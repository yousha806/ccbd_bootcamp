==> flow/design.v <==
module invert (input wire i, output wire o);
   assign o = !i;
endmodule
module and2 (input wire i0, i1, output wire o);
  assign o = i0 & i1;
endmodule
module or2 (input wire i0, i1, output wire o);
  assign o = i0 | i1;
endmodule
module xor2 (input wire i0, i1, output wire o);
  assign o = i0 ^ i1;
endmodule
module nand2 (input wire i0, i1, output wire o);
   wire t;
   and2 and2_0 (i0, i1, t);
   invert invert_0 (t, o);
endmodule
module nor2 (input wire i0, i1, output wire o);
   wire t;
   or2 or2_0 (i0, i1, t);
   invert invert_0 (t, o);
endmodule
module xnor2 (input wire i0, i1, output wire o);
   wire t;
   xor2 xor2_0 (i0, i1, t);
   invert invert_0 (t, o);
endmodule
module and3 (input wire i0, i1, i2, output wire o);
   wire t;
   and2 and2_0 (i0, i1, t);
   and2 and2_1 (i2, t, o);
endmodule
module or3 (input wire i0, i1, i2, output wire o);
   wire t;
   or2 or2_0 (i0, i1, t);
   or2 or2_1 (i2, t, o);
endmodule
module nor3 (input wire i0, i1, i2, output wire o);
   wire t;
   or2 or2_0 (i0, i1, t);
   nor2 nor2_0 (i2, t, o);
endmodule
module nand3 (input wire i0, i1, i2, output wire o);
   wire t;
   and2 and2_0 (i0, i1, t);
   nand2 nand2_1 (i2, t, o);
endmodule
module xor3 (input wire i0, i1, i2, output wire o);
   wire t;
   xor2 xor2_0 (i0, i1, t);
   xor2 xor2_1 (i2, t, o);
endmodule
module xnor3 (input wire i0, i1, i2, output wire o);
   wire t;
   xor2 xor2_0 (i0, i1, t);
   xnor2 xnor2_0 (i2, t, o);
endmodule
module mux2 (input wire i0, i1, j, output wire o);
  assign o = (j==0)?i0:i1;
endmodule
module df (input wire  clk, in, output wire  out);
reg df_out;
   initial df_out = 1'b1;
   always@(posedge clk) df_out <= in;
   assign out = df_out;
endmodule
module dfr (input wire  clk, reset, in, output wire  out);
  wire  df_in, reset_;
  invert invert_0(reset, reset_);
  and2 and2_1(in, reset_, df_in);
  df df_2(clk, df_in, out);
endmodule
module char_zero (input wire clk, reset, i, input wire ip_c, output wire o);
   wire a, b;
   xnor2 xnor2_0(ip_c, 1'b0, a);
   dfr dfr_1(clk, reset, i, b);
   and2 and2_2(a, b, o);
endmodule
module char_one (input wire clk, reset, i, input wire ip_c, output wire o);
   wire a, b;
   xnor2 xnor2_0(ip_c, 1'b1, a);
   dfr dfr_1(clk, reset, i, b);
   and2 and2_2(a, b, o);
endmodule
module bar (input wire i, output wire o, input wire i1, i2, output wire o1, o2);
   assign o1 = i;
   assign o2 = i;
   or2 or2_0 (i1, i2, o);
endmodule
module dot (input wire i, output wire o, input wire i1, i2, output wire o1, o2);
   assign o1 = i;
   assign o2 = i1;
   assign o = i2;
endmodule
module star (input wire i, output wire o, input wire i1, output wire o1);
   or2 or2_0 (i, i1, o1);
   assign o = o1;
endmodule
module zero_bar_one (input wire clk, reset, i, input wire i_c, output wire o);
   wire i1, i2, o1, o2;
   bar bar_0 (i, o, i1, i2, o1, o2);
   char_zero char_zero_0 (clk, reset, o1, i_c, i1);
   char_one   char_one_0 (clk, reset, o2, i_c, i2);
endmodule
module zero_dot_one (input wire clk, reset, i, input wire i_c, output wire o);
   wire i1, i2, o1, o2;
   dot dot_0 (i, o, i1, i2, o1, o2);
   char_zero char_zero_1 (clk, reset, o1, i_c, i1);
   char_one char_one_2 (clk, reset, o2, i_c, i2); 
endmodule
module zero_bar_one_star (input wire clk, reset, i, input wire i_c, output wire o);
   wire i1, o1;
   star star_0 (i, o, i1, o1);
   zero_bar_one zero_bar_one_1 (clk, reset, o1, i_c, i1);
endmodule
module reg_final (input wire clk, reset, i, input wire i_c, output wire o);
wire [18:0] i1;
  zero_bar_one zero_bar_1(clk, reset, i, i_c, i1[0]);
   zero_bar_one zero_bar_2(clk, reset, i1[0], i_c, i1[1]);
   zero_bar_one zero_bar_3(clk, reset, i1[1], i_c,i1[2]);
   zero_bar_one zero_bar_4(clk, reset, i1[2], i_c, i1[3]);
   zero_bar_one zero_bar_5(clk, reset, i1[3], i_c, i1[4]);
   zero_bar_one zero_bar_6(clk, reset, i1[4], i_c, i1[5]);
   zero_bar_one zero_bar_7(clk, reset, i1[5], i_c, i1[6]);
   zero_bar_one zero_bar_8(clk, reset, i1[6], i_c, i1[7]);
   zero_bar_one zero_bar_9(clk, reset, i1[7], i_c, i1[8]);
   zero_bar_one zero_bar_10(clk, reset, i1[8], i_c,i1[9]);
   zero_bar_one zero_bar_11(clk, reset, i1[9], i_c, i1[10]);
   zero_bar_one zero_bar_12(clk, reset, i1[10], i_c, i1[11]);
   zero_bar_one zero_bar_13(clk, reset, i1[11], i_c, i1[12]);
   zero_bar_one zero_bar_14(clk, reset, i1[12], i_c, i1[13]);
   zero_bar_one zero_bar_15(clk, reset, i1[13], i_c, i1[14]);
   zero_bar_one zero_bar_16(clk, reset, i1[14], i_c, i1[15]);
   zero_bar_one zero_bar_17(clk, reset, i1[15], i_c, i1[16]);
   zero_bar_one zero_bar_18(clk, reset, i1[16], i_c, i1[17]);
   zero_bar_one zero_bar_19(clk, reset, i1[17], i_c, i1[18]);
   zero_bar_one zero_bar_20(clk, reset, i1[18], i_c, o);
endmodule 
module zero_bar_one_star_one (input wire clk, reset, i, input wire i_c, output wire o);
   wire i1;
   wire i2;
   wire o1;
   wire o2;
   dot dot_0 (i, o, i1, i2, o1, o2);
   zero_bar_one_star zero_bar_one_star_1 (clk, reset, o1, i_c, i1);
   char_one   char_one_1 (clk, reset, o2, i_c, i2);
endmodule 
module regex (input wire clk, reset, i, input wire i_c, output wire o);
   wire  i1; 
   wire i2; 
   wire [1:0] i3;
   wire  o1;
   wire  o2;
   zero_bar_one_star_one part1 (clk, reset, i, i_c, i1);
   reg_final reg1 (clk, reset, i1, i_c, o);
endmodule
Reports on regex
What the tools print for regex, step after step.
Lines are those of the file above, counted from 1.
Library cell names are shortened.
A cell with n/a has no value.

design
  design top = regex
  clock port = clk
  standard-cell library = sky130hd
  library corner = tt_025C_1v80

Word level
Counts by Yosys on the flattened word-level netlist (proc, flatten, opt, wreduce; memories kept). Register bits leave out memories and registers merged into their read ports (data or address); mux counts leave out enables and synchronous resets folded into registers. Print and check cells are left out. Cells with the same type and inputs are merged into one.

bit counts
  register bits = 21
  bits of input ports = 4
  output and inout bits = 1

cells by class
  reduce/logical cells = 2
  bitwise operators = 85

operators with widths
  operator         count
  1-bit AND        63
  1-bit OR         22
  1-bit zero test  2

Depth
Depth = most cells in a row (Yosys ltp): at word level without a register or memory, in the mapped netlist without a sequential cell, where the memories' decode and read muxes count.

logic depth
  depth after elaboration = 5
  ABC_AREA = 0
  mapped depth = 2
  depth with buffers taken out = 1

After synthesis
Yosys stat after the flow's synthesis: flattened, memories mapped to cells. It holds for the ABC_AREA given above (unset counts as 0); a run with the other value may have another netlist.

mapped netlist
  sequential part of the area = 420.4 sq um
  buffer cells = 3
  mapped cells = 45
  flip-flops = 21
  cell area after synthesis = 578.1 sq um

cells by type
  cell      count  total area (sq um)
  dfxtp_1   21     420.403
  nor2b_1   19     118.864
  buf_6     1      11.261
  o21ba_1   1      10.01
  and3b_1   1      8.758
  buf_2     1      5.005
  clkbuf_1  1      3.754

The figures by module come from a second, unflattened synthesis with its own total; it is not the netlist above.

unflattened totals
  cells (unflattened synthesis) = 369
  area total of the unflattened synthesis = 2,742.6 sq um

Each row is one instance without its submodules.

by module
  module     cells  area (sq um)  times used
  df         1      20.0          43
  and2       1      6.3           86
  xor2       1      8.8           43
  invert     1      3.8           86
  bar        2      15.0          21
  or2        1      6.3           22
  char_one   1      3.8           22
  char_zero  1      3.8           21
  dot        3      22.5          1
  star       1      7.5           1
  dfr        0      0.0           43
  reg_final  0      0.0           1
  regex      0      0.0           1
  xnor2      0      0.0           43

Modules not listed: 3.

Worst setup path after synthesis
Source: OpenSTA report_checks on the synthesized netlist (no wires, ideal clock, input and output delay 20% of the period each), path of least setup slack; recovery checks are left aside. Register names are those of the netlist, which keeps one name where synthesis merged equal registers.

timing after synthesis
  path kind = register to output
  start = register (no name shown)
  end = output o
  buffers on the path = 1
  period = 0.947 ns
  stages = 2
  required time = 0.758 ns
  path delay = 0.414 ns
  data arrival time = 0.414 ns
  setup slack = 0.344 ns
  time at the first pin = 0.000 ns
  synthesis period reached = 0.603 ns

"path delay" is the arrival time less input delay plus setup time.
A path that ends at an output port has no setup time.
"stages": output pins that drive a net of the path, with the launching flip-flop's if there is one; two outputs of one cell count as two.
"synthesis period reached" is the clock period less the worst setup slack; recovery checks do not enter. This is arithmetic on one report: input and output delays are still those of the set period (20% each).
Between the ends stands the longest chain of elaborated cells between them, by number of cells; it is not shown to be the way that was timed. Of several equally long chains one is given.
Each line given opens the expression or statement behind the cell; cells for indexed reads and writes are added by Yosys, which also makes memories of some case tables.

on the way, after synthesis
  cell sequence = dfxtp_1 clkbuf_1
  cells in the longest elaborated chain = 2
  elaborated cells on any way between the ends = 3
  source lines of those cells = 2
  classes of those cells = logic (3)

ends and longest elaborated chain, after synthesis
  element        line  RTL
  1-bit AND      5     assign o = i0 & i1;
  1-bit OR       8     assign o = i0 | i1;
  end, declared  148   module regex (input wire clk, reset, i, input wire i_c, output wire o);

regex through Yosys and OpenROAD on sky130hd: 2 stored runs, unordered, with their settings. The constraints put input and output delay at 20% of the set period each and load the outputs with 0.01 pF.
Among the settings, -- means not set for that run.

item                                run A  run B
period_ns                           1.22   0.405
CORE_UTILIZATION                    53     54
SETUP_SLACK_MARGIN                  -0.04  0.08
PLACE_DENSITY_LB_ADDON              0.04   0.28
CORE_ASPECT_RATIO                   0.7    --
ABC_AREA                            0      1
GPL_ROUTABILITY_DRIVEN              0      --
CTS_CLUSTER_SIZE                    36     --
CTS_CLUSTER_DIAMETER                212    --
MAX_ROUTING_LAYER                   met4   --
CAP_MARGIN                          20     20
CORE_MARGIN                         2      3
SLEW_MARGIN                         20     20
CELL_PAD_IN_SITES_GLOBAL_PLACEMENT  --     2
TNS_END_PERCENT                     --     45
MIN_ROUTING_LAYER                   --     met1

Run A: did not finish, floorplanning stopped with PDN-0185
Run B: did not finish, placement stopped with FLW-0024
